==> flow/design.v <==
module acl(
  input  logic       clk_8mhz,
  input  logic       nrst,
  input  logic       miso,
  output logic       mosi,
  output logic       sclk,
  output logic       csn,
  output logic [4:0] x,
  output logic [4:0] y,
  output logic [4:0] z
);
  localparam TICK            = 8;
  localparam MS              = 8000;
  localparam CMD_WRITE       = 8'h0a;
  localparam CMD_READ        = 8'h0b;
  localparam REG_POWER_CTL   = 8'h2d;
  localparam REG_XDATA_L     = 8'h0e;
  localparam POWER_CTL_MMODE = 8'h02;
  typedef enum logic [3:0] {
    ST_INIT_WAIT,
    ST_EN_CS,
    ST_EN_CMD,
    ST_EN_ADDR,
    ST_EN_DATA,
    ST_EN_WAIT,
    ST_M_CS,
    ST_M_CMD,
    ST_M_ADDR,
    ST_XL_DATA,
    ST_XH_DATA,
    ST_YL_DATA,
    ST_YH_DATA,
    ST_ZL_DATA,
    ST_ZH_DATA,
    ST_M_WAIT
  } state_t;
  state_t      state, state_r;
  logic [29:0] cnt, cnt_r;
  logic [2:0]  clk_cnt, clk_cnt_r;
  logic [15:0] x_data, x_data_r;
  logic [15:0] y_data, y_data_r;
  logic [15:0] z_data, z_data_r;
  logic [4:0]  x_out, x_out_r;
  logic [4:0]  y_out, y_out_r;
  logic [4:0]  z_out, z_out_r;
  logic [7:0]  wshr, wshr_r;
  logic [7:0]  rshr, rshr_r;
  logic        sclk_en, sclk_en_r;
  logic        cs, cs_r;
  logic        clk_1mhz;
  assign clk_cnt = clk_cnt_r + 1;
  always_ff @(posedge clk_8mhz, negedge nrst)
    if (!nrst)
      clk_cnt_r <= 3'b100;
    else
      clk_cnt_r <= clk_cnt;
  assign clk_1mhz = clk_cnt_r[2];
  always_comb begin
    cs = cs_r;
    case (state_r)
      ST_EN_CS:
        if (!cnt_r)
          cs = 1;
      ST_EN_DATA:
        if (cnt_r == 8 * TICK - 1)
          cs = 0;
      ST_M_CS:
        if (!cnt_r)
          cs = 1;
      ST_ZH_DATA:
        if (cnt_r == 8 * TICK - 1)
          cs = 0;
    endcase
  end
  always_ff @(posedge clk_8mhz, negedge nrst)
    if (!nrst)
      cs_r <= 0;
    else
      cs_r <= cs;
  always_comb begin
    sclk_en = sclk_en_r;
    case (state_r)
      ST_EN_CS:
        if (cnt_r == TICK - 1)
          sclk_en = 1;
      ST_EN_DATA:
        if (cnt_r == 8 * TICK - 1)
          sclk_en = 0;
      ST_M_CS:
        if (cnt_r == TICK - 1)
          sclk_en = 1;
      ST_ZH_DATA:
        if (cnt_r == 8 * TICK - 1)
          sclk_en = 0;
    endcase
  end
  always_ff @(posedge clk_8mhz, negedge nrst)
    if (!nrst)
      sclk_en_r <= 0;
    else
      sclk_en_r <= sclk_en;
  always_comb begin
    wshr = wshr_r;
    if ((cnt_r & 3'b111) == 3'b011)
      wshr = wshr_r << 1;
    case (state_r)
      ST_EN_CS:
        wshr = CMD_WRITE;
      ST_EN_CMD:
        if (cnt_r == 8 * TICK - 5)
          wshr = REG_POWER_CTL;
      ST_EN_ADDR:
        if (cnt_r == 8 * TICK - 5)
          wshr = POWER_CTL_MMODE;
      ST_M_CS:
        wshr = CMD_READ;
      ST_M_CMD:
        if (cnt_r == 8 * TICK - 5)
          wshr = REG_XDATA_L;
    endcase
  end
  always_ff @(posedge clk_8mhz)
    wshr_r <= wshr;
  assign rshr = cnt_r[2:0] == 3'b000 ? {rshr_r[6:0], miso} : rshr_r;
  always_ff @(posedge clk_8mhz)
    rshr_r <= rshr;
  always_comb begin
    x_data = x_data_r;
    y_data = y_data_r;
    z_data = z_data_r;
    case (state_r)
      ST_XH_DATA:
        if (!cnt_r)
          x_data[7:0] = rshr_r;
      ST_YL_DATA:
        if (!cnt_r)
          x_data[15:8] = rshr_r;
      ST_YH_DATA:
        if (!cnt_r)
          y_data[7:0] = rshr_r;
      ST_ZL_DATA:
        if (!cnt_r)
          y_data[15:8] = rshr_r;
      ST_ZH_DATA:
        if (!cnt_r)
          z_data[7:0] = rshr_r;
      ST_M_WAIT:
        if (!cnt_r)
          z_data[15:8] = rshr_r;
    endcase
  end
  always_ff @(posedge clk_8mhz) begin
    x_data_r <= x_data;
    y_data_r <= y_data;
    z_data_r <= z_data;
  end
  always_comb begin
    x_out = x_out_r;
    y_out = y_out_r;
    z_out = z_out_r;
    if (state_r == ST_M_WAIT && cnt_r) begin
      x_out = x_data_r[11:7];
      y_out = y_data_r[11:7];
      z_out = z_data_r[11:7];
    end
  end
  always_ff @(posedge clk_8mhz, negedge nrst)
    if (!nrst) begin
      x_out_r <= 0;
      y_out_r <= 0;
      z_out_r <= 0;
    end else begin
      x_out_r <= x_out;
      y_out_r <= y_out;
      z_out_r <= z_out;
    end
  always_comb begin
    state = state_r;
    cnt   = cnt_r + 1;
    case (state_r)
      ST_INIT_WAIT:
        if (cnt_r == 6 * MS - 1) begin
          state = ST_EN_CS;
          cnt   = 0;
        end
      ST_EN_CS:
        if (cnt_r == TICK - 1) begin
          state = ST_EN_CMD;
          cnt   = 0;
        end
      ST_EN_WAIT:
        if (cnt_r == 40 * MS - 1) begin
          state = ST_M_CS;
          cnt   = 0;
        end
      ST_M_CS:
        if (cnt_r == TICK - 1) begin
          state = ST_M_CMD;
          cnt   = 0;
        end
      ST_M_WAIT:
        if (cnt_r == 10 * MS - 1) begin
          state = ST_M_CS;
          cnt   = 0;
        end
      default:
        if (cnt_r == 8 * TICK - 1) begin
          state = state_t'(state_r + 1);
          cnt   = 0;
        end
    endcase
  end
  always_ff @(posedge clk_8mhz, negedge nrst)
    if (!nrst) begin
      state_r <= ST_INIT_WAIT;
      cnt_r   <= 0;
    end else begin
      state_r <= state;
      cnt_r   <= cnt;
    end
  assign mosi = wshr_r[7];
  assign sclk = sclk_en_r ? clk_1mhz : 0;
  assign csn  = !cs_r;
  assign x = x_out_r;
  assign y = y_out_r;
  assign z = z_out_r;
endmodule
Reports on acl
What the tools print for acl, step after step. Lines are those of the file above, counted from 1. Operators: Yosys type, input widths -> output width; for muxes data width and select width s. Library cell names are shortened. Not given: -

Top module: acl. Clock input: clk_8mhz. Standard-cell library: sky130hd. Corner: tt_025C_1v80.

Word-level counts
Source: Yosys, flattened and elaborated, memories not mapped. Widths are those after wreduce. Registers that Yosys merges into a memory's read port (data or address) are not register bits. Print and check cells do not count. Equal cells are merged and count once.

The entry for add/subtract/negate cells reads 3. The figure for equality and inequality tests is 28. The figure for muxes and demuxes is 24. For reduce/logical cells the number is 18.

Operators by type and width (count): $mux 30 (5); $pmux 30 s4 (1); $eq 30x6->1 const B (2); $pmux 8 s5 (1); $mux 8 (4); $logic_and 1x30->1 (1); $add 30x1->30 const B (1); $eq 30x16->1 const B (1); $eq 30x17->1 const B (1); $eq 30x19->1 const B (1); $eq 30x3->1 const B (1); $logic_not 30->1 (1); $eq 4x4->1 const B (6); $mux 4 (6); $pmux 4 s5 (1); $eq 4x3->1 const B (4); $reduce_and 2->1 (6); $ne 2x2->1 const B (5); $eq 4x2->1 const B (2); $ne 2x1->1 const B (3); $reduce_and 3->1 (2); $reduce_and 6->1 (1); $reduce_bool 6->1 (1); $reduce_or 2->1 (2); $add 4x1->4 const B (1); $eq 4x1->1 const B (1); $logic_not 4->1 (1); $reduce_bool 4->1 (1).

Other operator kinds: 6; their cells: 10.

Register bits after elaboration: 106. For input bits the number is 3. For output and inout port bits the number is 18. Under word-level cells stands 89.

Depth
Yosys ltp: most cells in a row. Word level: on the elaborated netlist, between registers, memories and ports. Mapped: between sequential cells and ports; inverters and the memories' decode and read muxes count.

Depth in word-level cells: 4. Under ABC_AREA stands 0. The entry for depth in mapped cells reads 9. For gate-level depth less buffers the number is 8.

Mapped cells and area
The flow's flattened synthesis, as Yosys stat reports it; memories are mapped. The netlist is that of the ABC_AREA named above (0 if unset); the other value can give another one.

The entry for standard cells after synthesis reads 340. Mapped area: 3976.3 um2. The figure for sequential area is 2203.4 um2. Under flip-flops stands 85. The entry for buffer cells reads 11.

Cells by type: dfrtp_1 (count 53, total area 1.33E+03 um2); edfxtp_1 (count 23, total area 690.662 um2); dfxtp_1 (count 8, total area 160.154 um2); mux2_2 (count 14, total area 157.651 um2); xnor2_1 (count 15, total area 131.376 um2); xor2_1 (count 12, total area 105.101 um2); ha_1 (count 8, total area 100.096 um2); mux2i_1 (count 10, total area 100.096 um2); nand2_1 (count 25, total area 93.84 um2); nand3_1 (count 17, total area 85.082 um2); nor2_1 (count 21, total area 78.826 um2); nor2_2 (count 11, total area 68.816 um2); and3_1 (count 9, total area 56.304 um2); inv_1 (count 15, total area 56.304 um2); mux2_1 (count 4, total area 45.043 um2); nor3_1 (count 9, total area 45.043 um2); nand4_1 (count 7, total area 43.792 um2); nor4_4 (count 2, total area 42.541 um2).

Not listed: further types 40, cells in them 77.

Timing after synthesis
Path of least setup slack by OpenSTA after synthesis, without wires, with an ideal clock, recovery checks aside; 20% of the period is set as input and as output delay. Where synthesis merged equal registers, the netlist keeps one of their names.

Kind: reg-to-reg. Start point: register cnt_r[0]. End point: register x_data_r[10]. Under clock period stands 2.1 ns. The figure for setup time is 0.367 ns. Time at the first pin: 0.000 ns. Data arrival time: 1.879 ns. The figure for required time is 1.733 ns. The figure for setup slack is -0.146 ns. The figure for path delay is 2.246 ns. The entry for driving pins on the path reads 7. For path buffers the number is 0. The figure for period reached after synthesis is 2.246 ns.

"path delay" = arrival - input delay + setup time. "driving pins on the path": output pins that drive a net of the path, with the launching flip-flop's if there is one; two outputs of one cell count as two. "period reached after synthesis" = period - worst setup slack (recovery checks aside). The figure is calculated, with input and output delays left at 20% of the set period. The rows between start and end are the longest chain of elaborated cells between them; the timing report does not say that the signal goes this way. Where chains are equally long, one stands for them. A line is the first line of the expression or statement that the cell stems from. Yosys adds cells for indexed reads and writes and turns some case tables into memories.

Path through: dfrtp_1 -> inv_1 -> ha_1 -> nor2b_1 -> nor3b_2 -> nand2_1 -> nor3b_1. Cells in the longest elaborated chain: 2. For elaborated cells between the ends (all ways) the number is 2. Classes of those cells: 2 x reduce/logical.

RTL lines, path after synthesis: start: declaration (RTL line 38) `logic [29:0] cnt, cnt_r;`; start: assignment (RTL line 216) `cnt_r   <= 0;`; start: assignment (RTL line 219) `cnt_r   <= cnt;`; $logic_not 30->1 (RTL line 136) `if (!cnt_r)`; $reduce_and 2->1; end: assignment (RTL line 153) `x_data_r <= x_data;`.

Timing after layout
Path of least setup slack in the final report of record 1 (OpenROAD, finished layout, wires in). Where an end is a register, its clock arrival counts in the times.

Kind: reg-to-reg. Start point: register cnt_r[10]. End point: register x_out_r[2]. Under clock period stands 2.32 ns. The figure for setup time is 0.11 ns. Time at the first pin: 0.33 ns. Data arrival time: 2.43 ns. The figure for required time is 2.54 ns. The figure for setup slack is 0.11 ns. The entry for driving pins on the path reads 7. For path buffers the number is 1.

The rows between start and end are the longest chain of elaborated cells between them; the timing report does not say that the signal goes this way. Where chains are equally long, one stands for them.

Path through: dfrtp_1 -> nor4_4 -> nand4_4 -> nor3b_4 -> or2_4 -> clkbuf_16 -> mux2_4. Cells in the longest elaborated chain: 1. For elaborated cells between the ends (all ways) the number is 1. Under source lines of those cells stands 1. Classes of those cells: 1 x reduce/logical.

RTL lines, path post-layout: start: declaration (RTL line 38) `logic [29:0] cnt, cnt_r;`; start: assignment (RTL line 216) `cnt_r   <= 0;`; start: assignment (RTL line 219) `cnt_r   <= cnt;`; $logic_and 1x30->1 (RTL line 161) `if (state_r == ST_M_WAIT && cnt_r) begin`; end: assignment (RTL line 169) `x_out_r <= 0;`; end: assignment (RTL line 173) `x_out_r <= x_out;`; end: declaration (RTL line 43) `logic [4:0]  x_out, x_out_r;`.

Measured results for acl: 2 stored runs of the Yosys and OpenROAD flow on sky130hd. The settings differ; the order carries no meaning. The constraints put input and output delay at 20% of the set period each and load the outputs with 0.01 pF. "period reached" = clock period - worst setup slack. The figure is calculated, with input and output delays left at 20% of the set period. By "critical setup path time" is meant the share of the clock period that the worst setup path is allowed (20% is reserved at inputs, 20% at outputs), minus its slack. Clock arrival times at its registers enter into it. "total power of the final layout" is the tool's figure for a default switching activity; nothing was simulated.

Record 1 has these settings: period_ns 2.32; CORE_UTILIZATION 24; SETUP_SLACK_MARGIN 0.24; PLACE_DENSITY 0.83; CORE_MARGIN 7; CELL_PAD_IN_SITES_GLOBAL_PLACEMENT 2; CTS_CLUSTER_DIAMETER 96; SLEW_MARGIN 15; MIN_ROUTING_LAYER met1; MAX_ROUTING_LAYER met4; CAP_MARGIN 20. For the mapped cell area after synthesis the run shows 3976.3 um2. The die footprint comes to 20367.6 um2. The area of the standard cells in the finished layout is 5340.1 um2. The measured final utilization is 33.3%. For the worst slack on setup checks the run shows 0.108 ns. The measured post-route setup TNS is 0.000 ns. The total power of the final layout comes to 2.960 mW. The measured period reached is 2.212 ns. The critical setup path time stands at 2.21 ns. Kind of the worst setup path: reg-to-reg.

Record 2 has these settings: period_ns 3.16; CORE_UTILIZATION 62; PLACE_DENSITY_LB_ADDON 0.23; HOLD_SLACK_MARGIN 0.21; CORE_ASPECT_RATIO 1.37; CORE_MARGIN 8; TNS_END_PERCENT 60; ABC_AREA 0; CTS_CLUSTER_SIZE 11; CTS_CLUSTER_DIAMETER 190; SLEW_MARGIN 40; MAX_ROUTING_LAYER met4; CAP_MARGIN 20. For the mapped cell area after synthesis the run shows 3976.3 um2. The die footprint comes to 9263.8 um2. The area of the standard cells in the finished layout is 4423.0 um2. The measured final utilization is 70.3%. For the worst slack on setup checks the run shows 0.606 ns. The measured post-route setup TNS is 0.000 ns. The total power of the final layout comes to 1.873 mW. The measured period reached is 2.554 ns. The critical setup path time stands at 2.55 ns. Kind of the worst setup path: reg-to-reg.
