==> flow/design.v <==
module seven_seg(
  input  logic       clk_100mhz,
  input  logic       nrst,
  output logic       ca,
  output logic       cb,
  output logic       cc,
  output logic       cd,
  output logic       ce,
  output logic       cf,
  output logic       cg,
  output logic       dp,
  output logic [7:0] an,
  input  logic [3:0] val,
  input  logic       d,
  input  logic       valid,
  output logic [2:0] can
);
  localparam ZERO  = 7'b000_0001;
  localparam ONE   = 7'b100_1111;
  localparam TWO   = 7'b001_0010;
  localparam THREE = 7'b000_0110;
  localparam FOUR  = 7'b100_1100;
  localparam FIVE  = 7'b010_0100;
  localparam SIX   = 7'b010_0000;
  localparam SEVEN = 7'b000_1111;
  localparam EIGHT = 7'b000_0000;
  localparam NINE  = 7'b000_0100;
  localparam NONE  = 7'b111_1111;
  localparam STEP  = 10000;
  logic [13:0] cnt, cnt_r;
  logic [2:0]  idx, idx_r;
  always_comb begin
    cnt = cnt_r + 1;
    idx = idx_r;
    if (cnt_r == STEP - 1) begin
      cnt = 0;
      idx = idx_r + 1;
    end
  end
  always_ff @(posedge clk_100mhz, negedge nrst)
    if (!nrst) begin
      cnt_r <= 0;
      idx_r <= 0;
    end else begin
      cnt_r <= cnt;
      idx_r <= idx;
    end
  always_comb
    case (idx_r)
      0: an = 8'b1111_1110;
      1: an = 8'b1111_1101;
      2: an = 8'b1111_1011;
      3: an = 8'b1111_0111;
      4: an = 8'b1110_1111;
      5: an = 8'b1101_1111;
      6: an = 8'b1011_1111;
      7: an = 8'b0111_1111;
    endcase
  assign dp = !(valid && d);
  always_comb
    if (valid)
      unique case (val)
        0: {ca, cb, cc, cd, ce, cf, cg} = ZERO;
        1: {ca, cb, cc, cd, ce, cf, cg} = ONE;
        2: {ca, cb, cc, cd, ce, cf, cg} = TWO;
        3: {ca, cb, cc, cd, ce, cf, cg} = THREE;
        4: {ca, cb, cc, cd, ce, cf, cg} = FOUR;
        5: {ca, cb, cc, cd, ce, cf, cg} = FIVE;
        6: {ca, cb, cc, cd, ce, cf, cg} = SIX;
        7: {ca, cb, cc, cd, ce, cf, cg} = SEVEN;
        8: {ca, cb, cc, cd, ce, cf, cg} = EIGHT;
        9: {ca, cb, cc, cd, ce, cf, cg} = NINE;
      endcase
    else
      {ca, cb, cc, cd, ce, cf, cg} = NONE;
  assign can = idx_r;
endmodule
==> Step by step through the tools: seven_seg <==
Tool output for the design above, in the order of the flow.
Line numbers count from 1 in the design file above.
Library cell names are shortened.
{ "design": {"top_module": "seven_seg", "clk_port": "clk_100mhz", "cell_library": "sky130hd", "pvt_corner": "tt_025C_1v80"} }

==> Word-level counts <==
Counts by Yosys on the flattened word-level netlist (proc, flatten, opt, wreduce; memories kept). Register bits leave out memories and registers merged into their read ports (data or address); mux counts leave out enables and synchronous resets folded into registers. Print and check cells are left out. Cells with the same type and inputs are merged into one.
Yosys's memory passes give these memory sizes; they may raise the number of words (mostly to a power of two), join words into wider ones and drop unused or constant bits.
{ "op_classes": {"mux": 8, "n_addsub": 2, "n_eq": 1, "n_reduce_logical": 2} }
{ "op_table": {"columns": ["cell", "count"], "rows": [
  ["14-bit by 1-bit adder with 14-bit output (second input constant)", 1],
  ["14-bit == test (second input constant)", 1],
  ["14-bit two-way mux", 1],
  ["1-bit two-way mux", 7],
  ["3-bit by 1-bit adder with 3-bit output (second input constant)", 1],
  ["1-bit logical AND", 1],
  ["1-bit zero test", 1]
]} }
{ "bits": {"n_memories": 2, "elab_cells": 17, "register_bits": 17, "rom_bits": 176, "output_inout_bits": 19} }
{ "mem_list": {"columns": ["name", "words", "width", "read_ports", "wr", "line_no", "text"], "rows": [
  ["(name not given)", 16, 7, 1, 0, 62, "unique case (val)"],
  ["(name not given)", 8, 8, 1, 0, 49, "case (idx_r)"]
]} }

==> Longest topological paths <==
Yosys ltp: most cells in a row. Word level: on the elaborated netlist, between registers, memories and ports. Mapped: between sequential cells and ports; inverters and the memories' decode and read muxes count.
{ "depth": {"ltp_word": 2, "ABC_AREA": 0, "ltp_mapped": 6, "depth_no_buf": 5} }

==> Mapped cells and area <==
Yosys stat after the flow's synthesis: flattened, memories mapped to cells. It holds for the ABC_AREA given above (unset counts as 0); a run with the other value may have another netlist.
Totals and module areas in this step are rounded.
{ "types": {"columns": ["type", "count", "area_total_um2"], "rows": [
  ["dfrtp_1", 17, 425.408],
  ["ha_1", 11, 137.632],
  ["xor2_1", 7, 61.309],
  ["xnor2_1", 6, 52.55],
  ["nand2_1", 13, 48.797],
  ["nor2_1", 10, 37.536],
  ["o21ai_0", 7, 35.034],
  ["nand2b_1", 5, 31.28],
  ["inv_1", 7, 26.275],
  ["a21oi_1", 5, 25.024],
  ["nor4_4", 1, 21.27],
  ["nand4_1", 3, 18.768],
  ["nand3_1", 3, 15.014],
  ["or3_2", 2, 15.014],
  ["or4b_4", 1, 13.763],
  ["nor2b_1", 2, 12.512],
  ["buf_6", 1, 11.261],
  ["nor3_1", 2, 10.01]
]} }
Not listed: further types 6, cells in them 7.
{ "mapped": {"synth_area_um2": 1000, "mapped_cells": 110, "flip_flops": 17} }

==> Path before layout <==
Source: OpenSTA report_checks on the synthesized netlist (no wires, ideal clock, input and output delay 20% of the period each), path of least setup slack; recovery checks are left aside. Register names are those of the netlist, which keeps one name where synthesis merged equal registers.
{ "synth_path": {"kind": "input port to output port", "from": "input val[0]", "to": "output cd", "period_ns": 2.3, "t_arrival_ns": 1.176, "path_delay_ns": 0.716, "required_time_ns": 1.840, "input_delay_ns": 0.460, "driving_pins": 5, "path_slack_ns": 0.664, "n_path_buf": 0, "synth_period_reached_ns": 1.636} }
"path_delay_ns" = arrival - input delay + setup time.
A path that ends at an output port has no setup time.
"driving_pins" counts driving pins, that of a launching flip-flop among them; a cell with two outputs on the path counts twice.
"synth_period_reached_ns" = period - worst setup slack (recovery checks aside). The figure is calculated, with input and output delays left at 20% of the set period.
The rows between start and end are the longest chain of elaborated cells between them; the timing report does not say that the signal goes this way. Where chains are equally long, one stands for them.
Each line given opens the expression or statement behind the cell; cells for indexed reads and writes are added by Yosys, which also makes memories of some case tables.
The chain passes a memory read, where the word-level depth is cut; so it can be longer than that depth.
{ "synth_via": {"cell_sequence": "inv_1 > ha_1 > inv_1 > a21oi_1 > o21ai_0", "elab_chain_len": 2, "cone_cells": 2, "cone_lines": 2, "cone_classes": "mux (1); memory (1)"} }
{ "synth_rtl": {"columns": ["element", "line_no", "text"], "rows": [
  ["start, declared", 13, "input  logic [3:0] val,"],
  ["memory read 16 x 7 bit", 62, "unique case (val)"],
  ["1-bit two-way mux", 61, "if (valid)"],
  ["end, declared", 7, "output logic       cd,"]
]} }

==> Worst path after layout <==
From the final timing report of flow run 1: the path of least setup slack in the routed layout; clock arrival at registers is part of the times.
{ "layout_path": {"kind": "input port to output port", "from": "input d", "to": "output dp", "input_delay_ns": 0.34, "t_arrival_ns": 1.32, "path_slack_ns": 0.03, "required_time_ns": 1.34, "n_path_buf": 2, "driving_pins": 3, "period_ns": 1.68} }
The rows between start and end are the longest chain of elaborated cells between them; the timing report does not say that the signal goes this way. Where chains are equally long, one stands for them.
{ "layout_via": {"cell_sequence": "clkdlybuf4s50_1 > nand2_1 > clkdlybuf4s50_1", "elab_chain_len": 2, "cone_cells": 2, "cone_lines": 1, "cone_classes": "reduce/logical (2)"} }
{ "layout_rtl": {"columns": ["element", "line_no", "text"], "rows": [
  ["start, declared", 14, "input  logic       d,"],
  ["1-bit logical AND", 59, "assign dp = !(valid && d);"],
  ["1-bit zero test", 59, null],
  ["end, declared", 11, "output logic       dp,"]
]} }

Lab notebook: seven_seg

Settings and measured results of 2 stored flow runs for module seven_seg (sky130hd), not sorted in any way. The constraints put input and output delay at 20% of the set period each and load the outputs with 0.01 pF.
"critical_path_time_ns" is the time allowed to the run's worst setup path (the clock period less input and output delay, where it has them) less its slack. Clock arrival times count: a late capture clock shortens it, a late launch clock lengthens it.
By "design_power_uw" is meant OpenSTA's value without simulated activity: inputs other than the clock are taken to toggle once in ten clock periods, and the tool carries that through the logic.
The measured numbers are rounded.
[
  {
    "run": "flow run 1",
    "settings": { "period_ns": 1.68, "CORE_UTILIZATION": 49, "PLACE_DENSITY_LB_ADDON": 0.17, "GPL_ROUTABILITY_DRIVEN": 1, "MIN_ROUTING_LAYER": "met1", "CAP_MARGIN": 20, "CORE_MARGIN": 2, "SLEW_MARGIN": 20 },
    "results": { "synth_chip_area_um2": 1000, "finish.stdcell_area_um2": 1400, "post_route_util_pct": 73, "worstSetupSlack_ns": 0.025, "design_power_uw": 720, "design_die_area_um2": 2500, "critical_path_time_ns": 0.98, "worstPathKind": "input port to output port", "setup_tns_ns": 0.000 }
  },
  {
    "run": "flow run 2",
    "settings": { "period_ns": 1.14, "CORE_UTILIZATION": 42, "SETUP_SLACK_MARGIN": -0.06, "PLACE_DENSITY_LB_ADDON": 0.29, "CORE_ASPECT_RATIO": 1.5, "TNS_END_PERCENT": 85, "GPL_TIMING_DRIVEN": 1, "CTS_CLUSTER_SIZE": 94, "CTS_CLUSTER_DIAMETER": 34, "SLEW_MARGIN": 40, "MIN_ROUTING_LAYER": "met2", "CAP_MARGIN": 20, "CORE_MARGIN": 2 },
    "results": { "synth_chip_area_um2": 1000, "finish.stdcell_area_um2": 1900, "post_route_util_pct": 80, "worstSetupSlack_ns": -0.46, "design_power_uw": 1100, "design_die_area_um2": 2900, "critical_path_time_ns": 1.60, "worstPathKind": "flip-flop to flip-flop", "setup_tns_ns": -8.9 }
  }
]
